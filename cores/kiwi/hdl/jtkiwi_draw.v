==> flow/design.v <==
module jtkiwi_draw(
    input               rst,
    input               clk,
    input               draw,
    output reg          busy,
    input      [12:0]   code,
    input      [ 8:0]   xpos,
    input      [ 3:0]   ysub,
    input               flip,
    input               hflip,
    input               vflip,
    input      [ 4:0]   pal,
    output     [19:2]   rom_addr,
    output reg          rom_cs,
    input               rom_ok,
    input      [31:0]   rom_data,
    output reg [ 8:0]   buf_addr,
    output              buf_we,
    output     [ 8:0]   buf_din,
    input      [ 7:0]   debug_bus
);
parameter SWAP_HALVES = 1'b0;
reg  [31:0] pxl_data;
reg         rom_lsb;
reg  [ 3:0] cnt;
wire [ 3:0] ysubf, pxl_in;
assign ysubf    = ysub^{4{vflip}};
assign buf_din  = { pal, pxl_in };
assign pxl_in   = hflip ?
    { pxl_data[23], pxl_data[ 7], pxl_data[31], pxl_data[15] } :
    { pxl_data[16], pxl_data[ 0], pxl_data[24], pxl_data[ 8] };
assign rom_addr = { code, ysubf[3], rom_lsb^SWAP_HALVES, ysubf[2:0] };
assign buf_we   = busy & ~cnt[3];
always @(posedge clk, posedge rst) begin
    if( rst ) begin
        rom_cs   <= 0;
        buf_addr <= 0;
        pxl_data <= 0;
        busy     <= 0;
        cnt      <= 0;
    end else begin
        if( !busy ) begin
            if( draw ) begin
                rom_lsb  <= hflip;  
                rom_cs   <= 1;
                buf_addr <= xpos;
                busy     <= 1;
                cnt      <= 8;
            end
        end else begin
            if( rom_ok && rom_cs && cnt[3]) begin
                pxl_data <= rom_data;
                cnt[3]   <= 0;
                if( rom_lsb^hflip ) begin
                    rom_cs <= 0;
                end else begin
                    rom_cs <= 1;
                end
            end
            if( !cnt[3] ) begin
                cnt      <= cnt+1'd1;
                buf_addr <= buf_addr+1'd1;
                pxl_data <= hflip ? pxl_data << 1 : pxl_data >> 1;
                rom_lsb  <= ~hflip;
                if( cnt[2:0]==7 && !rom_cs ) busy <= 0;
            end
        end
    end
end
endmodule
# From RTL to reports: jtkiwi_draw
# What the tools print for jtkiwi_draw, step after step.
# Lines are those of the file above, counted from 1.
# Operators carry their Yosys type and port widths (W data, S select, Z words).
# Library cell names are shortened.
# A cell with n/a has no value.
[inputs]
top = "jtkiwi_draw"
clk_port = "clk"
lib = "sky130hd"
corner = "tt_025C_1v80"

# Word level
# Source: Yosys, flattened and elaborated, memories not mapped. Widths are those after wreduce. Registers that Yosys merges into a memory's read port (data or address) are not register bits. Print and check cells do not count. Equal cells are merged and count once.
[word_totals]
ff_bits = 48
in_bits = 78
out_inout_bits = 39
word_cells = 52
[classes]
addsub = 2
n_eq = 4
n_mux = 24
logic = 6
reduce_and_logical = 9
[op_table]
columns = ["op", "count"]
rows = [
  ["$mux W32", 3],
  ["$mux W9", 3],
  ["$mux W1", 14],
  ["$add A9 B1 Y9 const B", 1],
  ["$mux W3", 3],
  ["$reduce_and A2 Y1", 3],
  ["$ne A2 B1 Y1 const B", 2],
  ["$add A4 B1 Y4 const B", 1],
  ["$xor A4 B4 Y4", 1],
  ["$mux W4", 1],
  ["$logic_and A1 B1 Y1", 3],
  ["$not A1 Y1", 3],
  ["$eq A3 B3 Y1 const B", 1],
  ["$reduce_and A3 Y1", 1],
  ["$ne A2 B2 Y1 const B", 1],
  ["$reduce_bool A2 Y1", 1],
  ["$and A1 B1 Y1", 1],
  ["$xor A1 B1 Y1", 1],
  ["$logic_not A1 Y1", 1],
]

# Depth
# Yosys ltp: most cells in a row. Word level: on the elaborated netlist, between registers, memories and ports. Mapped: between sequential cells and ports; inverters and the memories' decode and read muxes count.
[depth]
ltp_word = 5
ABC_AREA = 0
ltp_mapped = 5

# Synthesis result
# Yosys stat after the flow's synthesis: flattened, memories mapped to cells. It holds for the ABC_AREA given above (unset counts as 0); a run with the other value may have another netlist.
[mapped]
mapped_cells = 295
yosys_area_um2 = 2990.4
sequential_area_um2 = 1206.2
ffs = 48
[by_type]
columns = ["type", "count", "type_area_um2"]
rows = [
  ["dfrtp_1", 47, 1.18E+03],
  ["mux2_2", 38, 427.91],
  ["mux2i_1", 32, 320.307],
  ["o21ai_0", 33, 165.158],
  ["buf_4", 20, 150.144],
  ["nand2_1", 37, 138.883],
  ["xor2_1", 9, 78.826],
  ["nor2b_1", 10, 62.56],
  ["a211oi_1", 8, 60.058],
  ["clkbuf_1", 10, 37.536],
  ["ha_1", 3, 37.536],
  ["buf_2", 7, 35.034],
  ["a31oi_1", 5, 31.28],
  ["a21oi_1", 6, 30.029],
  ["edfxtp_1", 1, 30.029],
  ["a22o_1", 3, 26.275],
  ["nand4b_4", 1, 23.773],
  ["nand4b_1", 2, 17.517],
]
# Not listed: further types 16, cells in them 23.

# Path before layout
# Source: OpenSTA report_checks on the synthesized netlist (no wires, ideal clock, input and output delay 20% of the period each), path of least setup slack; recovery checks are left aside. Register names are those of the netlist, which keeps one name where synthesis merged equal registers.
[synth_path]
path_type = "input-to-output"
from = "input hflip"
to = "output buf_din[0]"
clock_period_ns = 2.08
input_delay_ns = 0.416
output_delay_ns = 0.416
launch_ns = 0.416
arrival_time_ns = 1.194
path_slack_ns = 0.470
delay_ns = 0.778
stages = 3
synth_period_reached_ns = 1.61
# "delay_ns" = arrival - input delay + setup time.
# At an output port there is no setup time.
# "stages": output pins that drive a net of the path, with the launching flip-flop's if there is one; two outputs of one cell count as two.
# "synth_period_reached_ns" is the clock period less the worst setup slack; recovery checks do not enter. This is arithmetic on one report: input and output delays are still those of the set period (20% each).
# The rows between start and end are the longest chain of elaborated cells between them; the timing report does not say that the signal goes this way. Where chains are equally long, one stands for them.
# Each line given opens the expression or statement behind the cell; cells for indexed reads and writes are added by Yosys, which also makes memories of some case tables.
[synth_between]
cell_sequence = "buf_4 > buf_2 > mux2_2"
elab_chain_cells = 1
cone_cells = 1
lines_between = 1
classes_between = "1 x mux"
[synth_rtl]
columns = ["item", "line_no", "text"]
rows = [
  ["start, declared", 10, "input               hflip,"],
  ["$mux W4", 29, "assign pxl_in   = hflip ?"],
  ["end, declared", 19, "output     [ 8:0]   buf_din,"],
]

# Path in the finished layout
# Path of least setup slack in the final report of record 1 (OpenROAD, finished layout, wires in). Where an end is a register, its clock arrival counts in the times.
[layout_path]
path_type = "input-to-output"
from = "input vflip"
to = "output rom_addr[2]"
clock_period_ns = 3.15
input_delay_ns = 0.63
output_delay_ns = 0.63
launch_ns = 0.63
arrival_time_ns = 1.95
path_slack_ns = 0.57
stages = 3
# The rows between start and end are the longest chain of elaborated cells between them; the timing report does not say that the signal goes this way. Where chains are equally long, one stands for them.
[layout_between]
cell_sequence = "clkdlybuf4s50_1 > xor2_1 > clkdlybuf4s50_1"
elab_chain_cells = 1
cone_cells = 1
lines_between = 1
classes_between = "1 x logic"
[layout_rtl]
columns = ["item", "line_no", "text"]
rows = [
  ["start, declared", 11, "input               vflip,"],
  ["$xor A4 B4 Y4", 27, "assign ysubf    = ysub^{4{vflip}};"],
  ["end, declared", 13, "output     [19:2]   rom_addr,"],
]

# Flow measurements of jtkiwi_draw on sky130hd: 2 stored runs with different settings, listed in no order. Input and output delays are each 20% of the period that was set; the output load is 0.01 pF.
# By "clock_period_reached_ns" is meant the clock period of the run minus its worst setup slack. This is arithmetic on one report: input and output delays are still those of the set period (20% each).
# "worst_path_allowed_less_slack_ns" means the part of the period allowed to the worst setup path (the constraints hold back 20% at inputs and 20% at outputs) less its slack; where the path has registers, the arrival times of their clocks count too.
# By "fin_power_uw" is meant OpenSTA's value without simulated activity: inputs other than the clock are taken to toggle once in ten clock periods, and the tool carries that through the logic.

[[run]]
name = "record 1"
[run.settings]
period_ns = 3.15
CAP_MARGIN = 20
CORE_MARGIN = 2
CORE_UTILIZATION = 40
SLEW_MARGIN = 20
[run.results]
synth_area_um2 = 2990.4
dieArea_um2 = 8183.9
finish.stdcell_area_um2 = 3743.6
finish.utilization_pct = 51.6
setup_ws_ns = 0.575
total_negative_slack_ns = 0.000
fin_power_uw = 3383
clock_period_reached_ns = 2.575
worst_path_allowed_less_slack_ns = 1.32
worst_path_kind = "input-to-output"

[[run]]
name = "record 2"
[run.settings]
period_ns = 2.16
CORE_UTILIZATION = 42
PLACE_DENSITY = 0.85
CORE_ASPECT_RATIO = 1.87
TNS_END_PERCENT = 30
ABC_AREA = 0
GPL_TIMING_DRIVEN = 0
CTS_CLUSTER_SIZE = 74
CTS_CLUSTER_DIAMETER = 133
CAP_MARGIN = 0
SLEW_MARGIN = 0
CORE_MARGIN = 2
[run.results]
synth_area_um2 = 2990.4
dieArea_um2 = 7844.2
finish.stdcell_area_um2 = 4152.7
finish.utilization_pct = 59.4
setup_ws_ns = 0.085
total_negative_slack_ns = 0.000
fin_power_uw = 5343
clock_period_reached_ns = 2.075
worst_path_allowed_less_slack_ns = 1.21
worst_path_kind = "input-to-output"
